==> flow/design.v <==
module Time(input clk, enable, reset, input plus, minus, 
input [1: 0] mode,
output [5: 0] hours, mins, secs);
    localparam N = 50_000_000;
    localparam BW = $clog2(N);
    wire [BW-1: 0] tick;
    Counter #(.MAX(N-1), .WIDTH(BW), .UP(1'b1))
        divider(.clk(clk), .enable(1'b1),
			.reset(reset || ((plus || minus) && (mode == 2'b01))), .plus(1'b0), .minus(1'b0), .cnt(tick));
    Counter #(.MAX(59), .WIDTH(6), .UP(1'b1))
        cs(.clk(clk), .enable((enable || (mode != 2'b01)) && tick == (N-1)),
			.reset(1'b0), .plus((mode == 2'b01) && plus), .minus((mode == 2'b01) && minus), .cnt(secs));
	 Counter #(.MAX(59), .WIDTH(6), .UP(1'b1))
        cm(.clk(clk), .enable((enable || (mode == 2'b11)) && secs == 59 && tick == (N-1)),
			.reset(1'b0), .plus((mode == 2'b10) && plus), .minus((mode == 2'b10) && minus), .cnt(mins));
	 Counter #(.MAX(23), .WIDTH(5), .UP(1'b1))
        ch(.clk(clk), .enable(enable && mins == 59 && secs == 59 && tick == (N-1)),
			.reset(1'b0), .plus((mode == 2'b11) && plus), .minus((mode == 2'b11) && minus), .cnt(hours));
endmodule
module StopWatchTime(input clk, enable, reset, 
output [6: 0] ms_10,
output [5: 0] secs, mins);
	localparam N = 500_000;
	localparam BW = $clog2(N);
	wire [BW-1: 0] tick;
	Counter #(.MAX(N-1), .WIDTH(BW), .UP(1'b1))
		divider(.clk(clk), .enable(enable),
		.reset(reset), .plus(1'b0), .minus(1'b0), .cnt(tick));
	Counter #(.MAX(99), .WIDTH(7), .UP(1'b1))
		cs(.clk(clk), .enable(tick == (N-1)),
		.reset(reset), .plus(1'b0), .minus(1'b0), .cnt(ms_10));
	Counter #(.MAX(59), .WIDTH(6), .UP(1'b1))
		cm(.clk(clk), .enable(ms_10 == 99 && tick == (N-1)),
		.reset(reset), .plus(1'b0), .minus(1'b0), .cnt(secs));
	Counter #(.MAX(59), .WIDTH(6), .UP(1'b1))
		ch(.clk(clk), .enable(secs == 59 && ms_10 == 99 && tick == (N-1)),
		.reset(reset), .plus(1'b0), .minus(1'b0), .cnt(mins));
endmodule
module CountdownTime(input clk, enable, reset, input plus, minus, 
output [5: 0] hours, mins, secs);
	localparam N = 50_000_000;
	localparam BW = $clog2(N);
	wire [BW-1: 0] tick;
	Counter #(.MAX(N-1), .WIDTH(BW), .UP(1'b1))
		divider(.clk(clk), .enable(enable),
		.reset(reset || (plus || minus)), .plus(1'b0), .minus(1'b0), .cnt(tick));
	Counter #(.MAX(59), .WIDTH(6), .UP(-1))
		cs(.clk(clk), .enable(enable && tick == (N-1)),
		.reset(reset), .plus(plus), .minus(minus), .cnt(secs));
	Counter #(.MAX(59), .WIDTH(6), .UP(-1))
		cm(.clk(clk), .enable(enable && secs == 0 && tick == (N-1)),
		.reset(reset), .plus(plus && secs == 59), .minus(minus), .cnt(mins));
	Counter #(.MAX(23), .WIDTH(5), .UP(-1))
		ch(.clk(clk), .enable(enable && mins == 0 && secs == 0 && tick == (N-1)),
		.reset(reset), .plus(plus && mins == 59 && secs == 59), .minus(minus), .cnt(hours));
endmodule
module Counter
    #(parameter MAX = 1, WIDTH = 1, UP = 1)(
        input clk,
        input enable, reset, 
		  input plus, minus,
        output reg [WIDTH-1 : 0] cnt
    );
    initial cnt = 0;
    reg [WIDTH-1 : 0] next_cnt;
	always @(posedge clk) begin
		if(reset) cnt <= 0;
		else if(enable || plus || minus) cnt <= next_cnt;
	end
	    always @(*)
		  case({plus, minus})
				2'b00: case(enable)
					1'b1: if(UP > 0) next_cnt = (cnt == MAX) ? 1'd0 : (cnt + UP);
						else if(UP < 0) next_cnt = (cnt == 1'd0) ? MAX : (cnt + UP);
						else next_cnt = cnt;
					default: next_cnt = cnt;
				endcase
				2'b01: next_cnt = (cnt == 1'd0) ? MAX : (cnt - 1'd1);
				2'b10: next_cnt = (cnt == MAX) ? 1'd0 : (cnt + 1'd1);
				2'b11: next_cnt = cnt;
				default: next_cnt = cnt;
		  endcase
endmodule
### Step by step through the tools: Time

The steps from the RTL of Time to its reports follow in flow order.
Lines are those of the file above, counted from 1.
Library cell names are shortened.
The mark - stands for no value.

| inputs | value |
|---|---|
| design top | Time |
| clock | clk |
| standard-cell library | sky130hd |
| library corner | tt_025C_1v80 |

### Word-level counts

Source: Yosys, flattened and elaborated, memories not mapped. Widths are those after wreduce. Registers that Yosys merges into a memory's read port (data or address) are not register bits. Print and check cells do not count. Equal cells are merged and count once.

| word-level totals | value |
|---|---|
| cells after elaboration | 79 |
| output and inout bits | 18 |
| bits of input ports | 7 |
| bits in registers | 43 |

| cells by class | value |
|---|---|
| multiplexer cells | 12 |
| add/subtract/negate cells | 7 |
| bitwise gates (word level) | 3 |
| reduce/logical cells | 33 |
| eq/ne operators | 20 |

Operators with widths:

| cell | count |
|---|---|
| parallel mux 6 bit (select 3 bit) | 2 |
| 2-to-1 mux 6 bit | 6 |
| adder 26 x 1 -> 26 bit (second input constant) | 1 |
| == test 26 bit (second input constant) | 1 |
| == test 2 bit (second input constant) | 8 |
| parallel mux 5 bit (select 3 bit) | 1 |
| 2-to-1 mux 5 bit | 3 |
| logical AND 1 bit | 13 |
| adder 6 x 1 -> 6 bit (second input constant) | 2 |
| subtractor 6 x 1 -> 6 bit (second input constant) | 2 |
| == test 6 bit (second input constant) | 2 |
| logical NOT 6 bit | 2 |
| logical OR 1 bit | 10 |
| AND reduction 3 bit | 3 |
| == test 2 x 1 -> 1 bit (second input constant) | 4 |
| != test 2 x 1 -> 1 bit (second input constant) | 4 |
| logical NOT 2 bit | 3 |
| adder 5 x 1 -> 5 bit (second input constant) | 1 |
| subtractor 5 x 1 -> 5 bit (second input constant) | 1 |
| == test 5 bit (second input constant) | 1 |
| logical NOT 5 bit | 1 |
| NOT 1 bit | 3 |
| OR reduction 2 bit | 1 |

### Longest topological paths

Longest topological path by Yosys (ltp), each cell counted once; first at word level (registers and memories cut), then after technology mapping (sequential cells cut; the memories' decode and read muxes count).

| logic depth | value |
|---|---|
| depth in word-level cells | 7 |
| ABC_AREA | 0 |
| gate-level depth with buffers | 8 |
| gate-level depth less buffers | 6 |

### After synthesis

Source: synth_stat.txt of the flow (Yosys; design flattened, memories mapped). It holds for the ABC_AREA given above (unset counts as 0); a run with the other value may have another netlist.
The area totals of this step are shown rounded.

Cell types:

| cell | count | total area (sq um) |
|---|---|---|
| dfxtp_1 | 26 | 520.499 |
| edfxtp_1 | 17 | 510.49 |
| a21oi_1 | 24 | 120.115 |
| ha_1 | 9 | 112.608 |
| nor2_1 | 25 | 93.84 |
| o21ai_0 | 16 | 80.077 |
| xnor2_1 | 9 | 78.826 |
| nand3_1 | 15 | 75.072 |
| xor2_1 | 8 | 70.067 |
| nand4_1 | 11 | 68.816 |
| nand2_1 | 17 | 63.811 |
| or3_1 | 9 | 56.304 |
| and4_1 | 6 | 52.55 |
| o31ai_1 | 7 | 52.55 |
| buf_2 | 10 | 50.048 |
| inv_1 | 12 | 45.043 |
| or4_1 | 6 | 45.043 |
| and3_1 | 5 | 31.28 |

Other cell types: 45; their cells: 77.

| mapped netlist | value |
|---|---|
| cell area after synthesis | 2730 sq um |
| mapped cells | 309 |
| buffer cells | 20 |
| flip-flop cells | 43 |
| sequential area | 1030 sq um |

The figures by module come from a second, unflattened synthesis with its own total; it is not the netlist above.

| unflattened totals | value |
|---|---|
| cells (unflattened synthesis) | 534 |
| area total of the unflattened synthesis | 4120 sq um |

Rows give one instance, submodules left out.

Modules:

| module | area (sq um) | times used | cells | sequential area (sq um) |
|---|---|---|---|---|
| Counter | 2330 | 1 | 308 | 520 |
| Counter | 603 | 2 | 76 | 120 |
| Counter | 378 | 1 | 45 | 100 |
| Time | 206 | 1 | 29 | 0.0 |

### Worst setup path after synthesis

OpenSTA on the mapped netlist: ideal clock, no wires. The path of least setup slack (recovery checks aside). Input and output delay are each 20% of the period. Register names are those of the netlist, which keeps one name where synthesis merged equal registers.

| timing path post-synthesis | value |
|---|---|
| path type | reg2reg |
| from | register divider.cnt[0] |
| to | register ch.cnt[0] |
| slack | 236 ps |
| data arrival time | 1591 ps |
| path delay | 1965 ps |
| stages on the path | 7 |
| data required time | 1826 ps |
| period | 2200 ps |
| path buffers | 1 |
| setup time | 374 ps |
| time at the first pin | 0 ps |
| synthesis period reached | 1964 ps |

"path delay" is the arrival time less input delay plus setup time.
"stages on the path": output pins that drive a net of the path, with the launching flip-flop's if there is one; two outputs of one cell count as two.
"synthesis period reached" = period - worst setup slack (recovery checks aside). The figure is calculated, with input and output delays left at 20% of the set period.
The rows between start and end are the longest chain of elaborated cells between them; the timing report does not say that the signal goes this way. Where chains are equally long, one stands for them.
A line is the first line of the expression or statement that the cell stems from. Yosys adds cells for indexed reads and writes and turns some case tables into memories.
The path ends at the enable pin of a flip-flop; only ways to that pin are counted.

| between the ends, post-synthesis | value |
|---|---|
| path through | dfxtp_1 -> ha_1 -> and3_1 -> buf_2 -> and4_1 -> nand4_1 -> o21ai_0 |
| cells in the longest elaborated chain | 5 |
| elaborated cells between the ends (all ways) | 6 |
| classes of those cells | eq/ne (2); reduce/logical (4) |

Ends and longest elaborated chain, post-synthesis:

| element | RTL line | source |
|---|---|---|
| from (decl) | 62 | `output reg [WIDTH-1 : 0] cnt` |
| from (assign) | 67 | `if(reset) cnt <= 0;` |
| from (assign) | 68 | `else if(enable \|\| plus \|\| minus) cnt <= next_cnt;` |
| == test 26 bit | 17 | `ch(.clk(clk), .enable(enable && mins == 59 && secs == 59 && tick == (N-1)),` |
| logical AND 1 bit | 17 |  |
| logical OR 1 bit (2 in a row) | 68 |  |
| AND reduction 3 bit | - |  |
| to (assign) | 67 |  |
| to (assign) | 68 |  |
| to (decl) | 62 |  |

### Timing after layout

Path of least setup slack in the final report of stored run 1 (OpenROAD, finished layout, wires in). Where an end is a register, its clock arrival counts in the times.
The path's times are printed in steps of 10 ps; the period is the one set.

| timing path after layout | value |
|---|---|
| path type | reg2reg |
| from | register cm.cnt[1] |
| to | register ch.cnt[3] |
| data arrival time | 2230 ps |
| slack | 840 ps |
| data required time | 3070 ps |
| stages on the path | 6 |
| period | 3130 ps |
| time at the first pin | 300 ps |
| setup time | 360 ps |
| path buffers | 0 |

The rows between start and end are the longest chain of elaborated cells between them; the timing report does not say that the signal goes this way. Where chains are equally long, one stands for them.
The path ends at the enable pin of a flip-flop; only ways to that pin are counted.

| between the ends, after layout | value |
|---|---|
| path through | edfxtp_1 -> ha_1 -> nand4_1 -> nor2_1 -> o21ai_0 -> o21ai_0 |
| cells in the longest elaborated chain | 7 |
| elaborated cells between the ends (all ways) | 8 |
| classes of those cells | eq/ne (2); reduce/logical (6) |

Ends and longest elaborated chain, after layout:

| element | RTL line | source |
|---|---|---|
| from (decl) | 62 | `output reg [WIDTH-1 : 0] cnt` |
| from (assign) | 67 | `if(reset) cnt <= 0;` |
| from (assign) | 68 | `else if(enable \|\| plus \|\| minus) cnt <= next_cnt;` |
| == test 6 bit | 17 | `ch(.clk(clk), .enable(enable && mins == 59 && secs == 59 && tick == (N-1)),` |
| logical AND 1 bit (3 in a row) | 17 |  |
| logical OR 1 bit (2 in a row) | 68 |  |
| AND reduction 3 bit | - |  |
| to (assign) | 67 |  |
| to (assign) | 68 |  |
| to (decl) | 62 |  |

Hand-over note for Time

Flow measurements of Time on sky130hd: 2 stored runs with different settings, listed in no order. Input and output delays are each 20% of the period that was set; the output load is 0.01 pF.
By "clock period achieved" is meant the clock period of the run minus its worst setup slack. This is arithmetic on one report: input and output delays are still those of the set period (20% each).
"worst path time" = time allowed to the worst setup path (clock period - input delay - output delay, where it has them) - its slack; a late launch clock adds to it, a late capture clock takes from it.
"total power after layout": no workload was simulated; the value follows from the tool's default switching activity.
"worst path time" is known to 10 ps.
The measured numbers are rounded.

#### Stored run 1

| setting | value |
|---|---|
| period_ns | `3.13` |
| CORE_UTILIZATION | `71` |
| SETUP_SLACK_MARGIN | `-0.29` |
| PLACE_DENSITY_LB_ADDON | `0.0` |
| CELL_PAD_IN_SITES_DETAIL_PLACEMENT | `0` |
| TNS_END_PERCENT | `80` |
| GPL_TIMING_DRIVEN | `0` |
| GPL_ROUTABILITY_DRIVEN | `1` |
| CAP_MARGIN | `0` |
| CORE_MARGIN | `2` |
| SLEW_MARGIN | `20` |

| result | value |
|---|---|
| standard-cell area after routing | 3130 sq um |
| Yosys chip area after synthesis | 2730 sq um |
| post-route utilization | 0.849 |
| total power after layout | 1210 uW |
| clock period achieved | 2291 ps |
| worst path time | 2290 ps |
| critical path kind | reg2reg |
| total negative slack on setup checks | 0 ps |
| worst hold slack in the final report | 482 ps |
| setup slack of the worst path | 839 ps |
| overall die area | 4350 sq um |

#### Stored run 2

| setting | value |
|---|---|
| period_ns | `1.88` |
| CORE_UTILIZATION | `64` |
| CORE_ASPECT_RATIO | `1.08` |
| CORE_MARGIN | `2` |
| TNS_END_PERCENT | `55` |
| ABC_AREA | `0` |
| GPL_ROUTABILITY_DRIVEN | `1` |
| CTS_CLUSTER_SIZE | `80` |
| CTS_CLUSTER_DIAMETER | `195` |
| CAP_MARGIN | `0` |
| SLEW_MARGIN | `20` |

| result | value |
|---|---|
| standard-cell area after routing | 3640 sq um |
| Yosys chip area after synthesis | 2730 sq um |
| post-route utilization | 0.898 |
| total power after layout | 2000 uW |
| clock period achieved | 1968 ps |
| worst path time | 1970 ps |
| critical path kind | reg2reg |
| total negative slack on setup checks | -443 ps |
| worst hold slack in the final report | 500 ps |
| setup slack of the worst path | -88 ps |
| overall die area | 4800 sq um |

End of note.
